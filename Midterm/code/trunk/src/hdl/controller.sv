==> flow/design.v <==
module controller(input clk,rst, start, cout_filter_write_index, cout_mac_index,cout_buff_write_index, cout_buff_read_index, 
  output reg en_x, en_y, en_z, en_buff,en_buff_read_index, en_filter, en_filter_write_index,en_window, en_mac_index, en_mac, en_buff_write_index, sh_en_buff, sh_en_reg,
  sel_x, sel_y, sel_z, wr_en_memory, done, clr_mac,finalize_shift_reg, 
  output reg [1:0] sel_address_memory
);
   reg en1,en2,en3;
   reg[1:0] count1;
   reg [5:0] count2;
   reg [1:0] count3;
   wire cout1,cout2,cout3;
   parameter [3:0] Idle=4'd0, Start=4'd1, Init=4'd2, FilterLd=4'd3, BuffWr=4'd4, BuffLd=4'd5, WindowLd=4'd6, Mac=4'd7, ShiftReg=4'd8, Decide=4'd9, MemWr=4'd10, EndDecide=4'd11, BuffRefill=4'd12,Done=4'd13;
   two_bit_counter ShiftCount(.clk(clk), .rst(rst), .en(en1),
                   .cout(cout1), .count(count1));
   counter_up_to_43 WriteCount(.clk(clk), .rst(rst), .en(en2),
                   .cout(cout2), .count(count2));
   counter_up_to_3 BuffReadCount(.clk(clk), .rst(rst), .en(en3),
                   .cout(cout3), .count(count3));
   reg [3:0] ns, ps;
   always @(ps, start, cout_filter_write_index, cout_mac_index, cout_buff_write_index, cout_buff_read_index, cout1, cout2, cout3) begin
           ns = Idle;
           case (ps)
                   Idle : ns = (start) ? Start : Idle;
                   Start : ns = (start) ? Start : Init;
                   Init : ns = FilterLd;
                   FilterLd : ns = (cout_filter_write_index) ? BuffWr : FilterLd;
                   BuffWr : ns = (cout_buff_write_index) ? BuffLd : BuffWr;
                   BuffLd : ns = (cout3) ? WindowLd : BuffWr;
                   WindowLd : ns = Mac;
                   Mac : ns = (cout_mac_index) ? ShiftReg : Mac;
                   ShiftReg : ns = Decide;
                   Decide : begin 
                        if (cout1) ns = MemWr;
                        else if (~cout1 && cout_buff_read_index) ns = EndDecide;
                        else if (~cout1 && ~cout_buff_read_index) ns = WindowLd;
                        end
                   MemWr : ns = (cout_buff_read_index) ? EndDecide : WindowLd;
                   EndDecide : ns = (cout2) ? Done : BuffRefill;
                   BuffRefill : ns = (cout_buff_write_index) ? WindowLd : BuffRefill;
                   Done : ns = Idle;
                   default: ns = Idle;
           endcase
   end
   always @(ps) begin
           {en_x, en_y, en_z, en_buff,en_buff_read_index, en_filter, en_filter_write_index,en_window, en_mac_index, en_mac,en_buff_write_index, sh_en_buff, sh_en_reg,sel_x, sel_y, sel_z, wr_en_memory, done,sel_address_memory,en1,en2,en3,clr_mac,finalize_shift_reg} = 25'd0;
           case(ps) 
                Idle:begin
                        {done} = 1'b1;
                end
                Init : begin
                        {en_x, en_y, en_z, sel_x, sel_y, sel_z} = 6'b111111;
                end
                FilterLd : begin
                        {sel_address_memory, en_y, en_filter_write_index, en_filter} = 5'b01111;
                end
                BuffWr : begin
                        {sel_address_memory, en_buff, en_buff_write_index, en_x} = 5'b00111;
                end
                BuffLd : begin
                        {en3} = 1'b1;
                        sh_en_buff=(cout3 == 1'b0);
                end
                WindowLd : begin
                        {en_window,en_buff_read_index} = 2'b11;
                end
                Mac : begin
                        {en_mac_index, en_mac} = 2'b11;
                end
                ShiftReg : begin
                        {sh_en_reg} = 1'b1;
                end
                Decide: begin
                        {en1,clr_mac} = 2'b11;
                end
                MemWr : begin
                        {wr_en_memory, sel_address_memory, en_z,en2} = 5'b11011;
                end
                EndDecide : begin
                        sh_en_buff = (cout2 == 1'b0);
                        {en_buff_read_index} = 1'b1;
                end
                BuffRefill:begin
                        {en_buff,sel_address_memory,en_x,en_buff_write_index} = 5'b10011;
                end
                Done:begin
                      {wr_en_memory,sel_address_memory,finalize_shift_reg} = 4'b1101;
                end
           endcase
   end
   always @(posedge clk, posedge rst) begin
           if (rst == 1'b1) begin
                   ps <= Idle;
           end
           else begin
                   ps <= ns;
           end
   end
endmodule
module two_bit_counter(input clk,rst,en,
    output cout,
    output reg [1:0] count
);
    always @(posedge clk, posedge rst) begin
        if (rst) begin
            count <= 2'b00;
        end else if (en) begin
            count <= count + 1;
        end
    end
    assign cout = (count == 2'd3);
endmodule
module four_bit_counter(input clk,
    input rst,
    input en,
    output cout,
    output reg [3:0] count
);
    always @(posedge clk or posedge rst) begin
        if (rst) begin
            count <= 4'b0000;
        end else if (en) begin
            count <= count + 1;
        end
    end
    assign cout = (count == 4'd15);
endmodule
module counter_up_to_12(input clk,rst,en,
    output cout, 
    output reg [3:0] count
);
    always @(posedge clk or posedge rst) begin
        if (rst) begin
            count <= 4'b0000;
        end else if (en) begin
            if (count == 4'b1101) begin
                count <= 4'b0000; 
            end else begin
                count <= count + 1;
            end
        end
    end
    assign cout = (count == 4'd13);
endmodule
module counter_up_to_3(input clk, rst,en,
    output cout,
    output reg [1:0] count
);
    always @(posedge clk, posedge rst) begin
        if (rst) begin
            count <= 2'b01;
        end else if (en) begin
            count <= count + 1;
        end
    end
    assign cout = (count == 2'd4);
endmodule
module counter_up_to_43(input clk, rst, en,
  output cout,
  output reg [5:0] count
);
  always @(posedge clk , posedge rst) begin
    if (rst) begin
      count <= 0;
    end else begin
        if (en) count <= count + 1;
    end
  end
  assign cout = (count == 42);
endmodule
======== Step by step through the tools: controller ========
The steps from the RTL of controller to its reports follow in flow order.
Line numbers count from 1 in the design file above.
Operators carry their Yosys type and port widths (W data, S select, Z words).
Cell names lack the library's common part.
The mark n/a stands for no value.
inputs
  top ..................................... controller
  clock ................................... clk
  cell library ............................ sky130hd
  library corner .......................... tt_025C_1v80

======== Elaborated design ========
Yosys after proc, flatten, opt, wreduce and memory -nomap, before mapping. Enables and synchronous resets that opt folds into registers are not counted as muxes. Memory bits, and registers merged into a memory's read port (data or address), are not among the register bits. Print and check cells are not counted. Equal cells are merged and count once.
word-level totals
  bits in registers ....................... 14
  input port bits ......................... 7
  elaborated cells ........................ 67
operators by class
  $add $sub $neg .......................... 3
  equality and inequality tests ........... 15
  mux-type cells .......................... 31
  bitwise operators ....................... 4
  reduce/logical cells .................... 10
operator list
  cell                   number
  $pmux W4 S13           1
  $eq A4 B4 Y1 const B   6
  $mux W4                5
  $mux W1                19
  $eq A4 B3 Y1 const B   4
  $reduce_or A2 Y1       5
  $eq A4 B2 Y1 const B   2
  $add A6 B1 Y6 const B  1
  $eq A6 B6 Y1 const B   1
  $mux W3                2
  $not A1 Y1             4
  $add A2 B1 Y2 const B  2
  $eq A4 B1 Y1 const B   1
  $logic_not A4 Y1       1
  $pmux W2 S2            1
  $mux W2                2
  $reduce_or A3 Y1       1
  $logic_and A1 B1 Y1    2
  $eq A2 B2 Y1 const B   1
  $logic_not A2 Y1       1
  $pmux W1 S2            1

======== Logic depth ========
Yosys ltp: most cells in a row. Word level: on the elaborated netlist, between registers, memories and ports. Mapped: between sequential cells and ports; inverters and the memories' decode and read muxes count.
logic depth
  depth in word-level cells ............... 7
  ABC_AREA ................................ 0
  gate-level depth with buffers ........... 5
  depth with buffers taken out ............ 5

======== Mapped cells and area ========
The flow's flattened synthesis, as Yosys stat reports it; memories are mapped. The netlist is that of the ABC_AREA named above (0 if unset); the other value can give another one.
synthesis totals
  standard cells after synthesis .......... 90
  synthesis area .......................... 1041.0 um^2
  sequential part of the area ............. 603.1 um^2
  mapped flip-flops ....................... 24
cells by type
  type      number  total area (um^2)
  dfrtp_1   22      550.528
  dfstp_2   2       52.55
  ha_1      4       50.048
  buf_4     6       45.043
  or2_2     6       37.536
  xor2_1    4       35.034
  inv_1     9       33.782
  xnor2_1   3       26.275
  a21o_1    3       22.522
  nand4_4   1       21.27
  and2_1    3       18.768
  nand2_1   5       18.768
  o21ai_0   3       15.014
  nand2b_1  2       12.512
  nor2b_1   2       12.512
  mux2_2    1       11.261
  nor2_1    3       11.261
  a21oi_1   2       10.01
Not listed: further types 9, cells in them 9.
By module: a second synthesis without flattening, with its own total; a netlist apart from the flattened one above.
unflattened totals
  cells (unflattened synthesis) ........... 92
  area (unflattened synthesis) ............ 1052.3 um^2
Each row is one instance without its submodules.
modules
  module            instances  cells  area (um^2)  sequential area (um^2)
  controller        1          54     583.1        351.6
  counter_up_to_43  1          24     280.3        150.1
  counter_up_to_3   1          8      98.8         51.3
  two_bit_counter   1          6      90.1         50.0

======== Timing after synthesis ========
Source: OpenSTA report_checks on the synthesized netlist (no wires, ideal clock, input and output delay 20% of the period each), path of least setup slack; recovery checks are left aside. Register names are those of the netlist, which keeps one name where synthesis merged equal registers.
path post-synthesis
  path kind ............................... reg-to-output
  from .................................... reg BuffReadCount.count[0]
  to ...................................... out sh_en_buff
  period .................................. 1.42 ns
  external output delay ................... 0.284 ns
  launch time at the first pin ............ 0.000 ns
  arrival ................................. 0.988 ns
  data required time ...................... 1.136 ns
  setup slack ............................. 0.148 ns
  delay of the path ....................... 0.988 ns
  driving pins on the path ................ 5
  path buffers ............................ 0
  synthesis period reached ................ 1.272 ns
"delay of the path" is the arrival time less input delay plus setup time.
A path that ends at an output port has no setup time.
"driving pins on the path": output pins that drive a net of the path, with the launching flip-flop's if there is one; two outputs of one cell count as two.
"synthesis period reached" is the clock period less the worst setup slack; recovery checks do not enter. This is arithmetic on one report: input and output delays are still those of the set period (20% each).
Between the ends stands the longest chain of elaborated cells between them, by number of cells; it is not shown to be the way that was timed. Of several equally long chains one is given.
Each line given opens the expression or statement behind the cell; cells for indexed reads and writes are added by Yosys, which also makes memories of some case tables.
between the ends, post-synthesis
  path through ............................ dfstp_2 inv_1 ha_1 nand2b_1 nand2_1
  length of the longest elaborated chain .. 3
  elaborated cells between the ends (all ways) .. 3
  those cells by class .................... mux: 1; logic: 1; reduce/logical: 1
ends and longest elaborated chain, post-synthesis
  item              RTL line  text
  start, declared   145       output reg [1:0] count
  start, assigned   149       count <= 2'b01;
  start, assigned   151       count <= count + 1;
  $logic_not A2 Y1  154       assign cout = (count == 2'd4);
  $not A1 Y1        60        sh_en_buff=(cout3 == 1'b0);
  $pmux W1 S2       45        case(ps)
  end, declared     2         output reg en_x, en_y, en_z, en_buff,en_buff_read_index, en_filter, en_filter_write_index,en_window, en_mac_in ...

======== Timing after layout ========
Path of least setup slack in the final report of record 1 (OpenROAD, finished layout, wires in). Where an end is a register, its clock arrival counts in the times.
path after layout
  path kind ............................... reg-to-output
  from .................................... reg ps
  to ...................................... out sel_address_memory[1]
  period .................................. 2.54 ns
  external output delay ................... 0.51 ns
  launch time at the first pin ............ 0.30 ns
  arrival ................................. 1.67 ns
  data required time ...................... 2.03 ns
  setup slack ............................. 0.37 ns
  driving pins on the path ................ 3
  path buffers ............................ 1
Where an end lacks its bit number, it is one bit of the signal, or one of the new flip-flops if synthesis recoded a state register.
Between the ends stands the longest chain of elaborated cells between them, by number of cells; it is not shown to be the way that was timed. Of several equally long chains one is given.
between the ends, after layout
  path through ............................ dfrtp_1 or2_2 clkdlybuf4s50_1
  length of the longest elaborated chain .. 3
  elaborated cells between the ends (all ways) .. 5
  those cells by class .................... eq/ne: 3; mux: 1; reduce/logical: 1
ends and longest elaborated chain, after layout
  item              RTL line  text
  start, declared   18        reg [3:0] ns, ps;
  start, assigned   91        ps <= Idle;
  start, assigned   94        ps <= ns;
  $eq A4 B4 Y1      45        case(ps)
  $reduce_or A2 Y1  n/a
  $pmux W2 S2       45
  end, declared     4         output reg [1:0] sel_address_memory

Measured data: module controller, platform sky130hd, 2 stored runs of the flow under differing settings, order arbitrary. Input and output delays are each 20% of the period that was set; the output load is 0.01 pF.
"clock period achieved": clock period set for the run, less the worst setup slack. It is reckoned from that one timing run; input and output delays stay at 20% of the period that was set.
"critical setup path time" is the time allowed to the run's worst setup path (the clock period less input and output delay, where it has them) less its slack. Clock arrival times count: a late capture clock shortens it, a late launch clock lengthens it.
"power consumption" is the tool's figure for a default switching activity; nothing was simulated.

======== record 1 ========
==> flow/run.sh <==
#!/bin/bash
# the make line also repeats the synthesis and layout settings of config.mk as NAME=value (left out here)
make -C /OpenROAD-flow-scripts/flow DESIGN_CONFIG=/design/flow/config.mk WORK_HOME=/design/flow/orfs CLKGATE_MAP_FILE= finish
==> flow/config.mk <==
export PLATFORM = sky130hd
export DESIGN_NAME = controller
export DESIGN_NICKNAME = controller
export VERILOG_FILES = /design/flow/design.v
export SDC_FILE = /design/flow/constraint.sdc
export NUM_CORES = 4
export LEC_CHECK = 0
export ABC_AREA = 0
export CAP_MARGIN = 10
export CORE_MARGIN = 10
export CORE_UTILIZATION = 43
export CTS_CLUSTER_SIZE = 94
export GPL_TIMING_DRIVEN = 1
export PLACE_DENSITY_LB_ADDON = 0.2
export SETUP_SLACK_MARGIN = 0.11
export SLEW_MARGIN = 20
export TNS_END_PERCENT = 10
==> flow/constraint.sdc <==
create_clock -name core_clock -period 2.54 [get_ports {clk}]
set_input_delay 0.5080 -clock core_clock [delete_from_list [all_inputs] [get_ports {clk}]]
set_output_delay 0.5080 -clock core_clock [all_outputs]
set_load 0.01 [all_outputs]

-------- measured, record 1 --------
  clock period achieved ................... 2.174 ns
  power consumption ....................... 0.001025 W
  worst setup slack after layout .......... 0.366 ns
  critical setup path time ................ 1.67 ns
  critical path type ...................... reg-to-output
  std-cell area (final layout) ............ 1341.3 um^2
  final setup TNS ......................... 0.000 ns
  post-synthesis cell area ................ 1041.0 um^2
  utilization after layout ................ 59.5%
  die area ................................ 4788.6 um^2

======== record 2 ========
==> flow/run.sh <==
#!/bin/bash
# the make line also repeats the synthesis and layout settings of config.mk as NAME=value (left out here)
make -C /OpenROAD-flow-scripts/flow DESIGN_CONFIG=/design/flow/config.mk WORK_HOME=/design/flow/orfs CLKGATE_MAP_FILE= finish
==> flow/config.mk <==
export PLATFORM = sky130hd
export DESIGN_NAME = controller
export DESIGN_NICKNAME = controller
export VERILOG_FILES = /design/flow/design.v
export SDC_FILE = /design/flow/constraint.sdc
export NUM_CORES = 4
export LEC_CHECK = 0
export CAP_MARGIN = 20
export CORE_MARGIN = 2
export CORE_UTILIZATION = 40
export SLEW_MARGIN = 20
==> flow/constraint.sdc <==
create_clock -name core_clock -period 1.83 [get_ports {clk}]
set_input_delay 0.3660 -clock core_clock [delete_from_list [all_inputs] [get_ports {clk}]]
set_output_delay 0.3660 -clock core_clock [all_outputs]
set_load 0.01 [all_outputs]

-------- measured, record 2 --------
  clock period achieved ................... 1.773 ns
  power consumption ....................... 0.001536 W
  worst setup slack after layout .......... 0.057 ns
  critical setup path time ................ 1.41 ns
  critical path type ...................... reg-to-output
  std-cell area (final layout) ............ 1448.9 um^2
  final setup TNS ......................... 0.000 ns
  post-synthesis cell area ................ 1041.0 um^2
  utilization after layout ................ 58.5%
  die area ................................ 3026.7 um^2
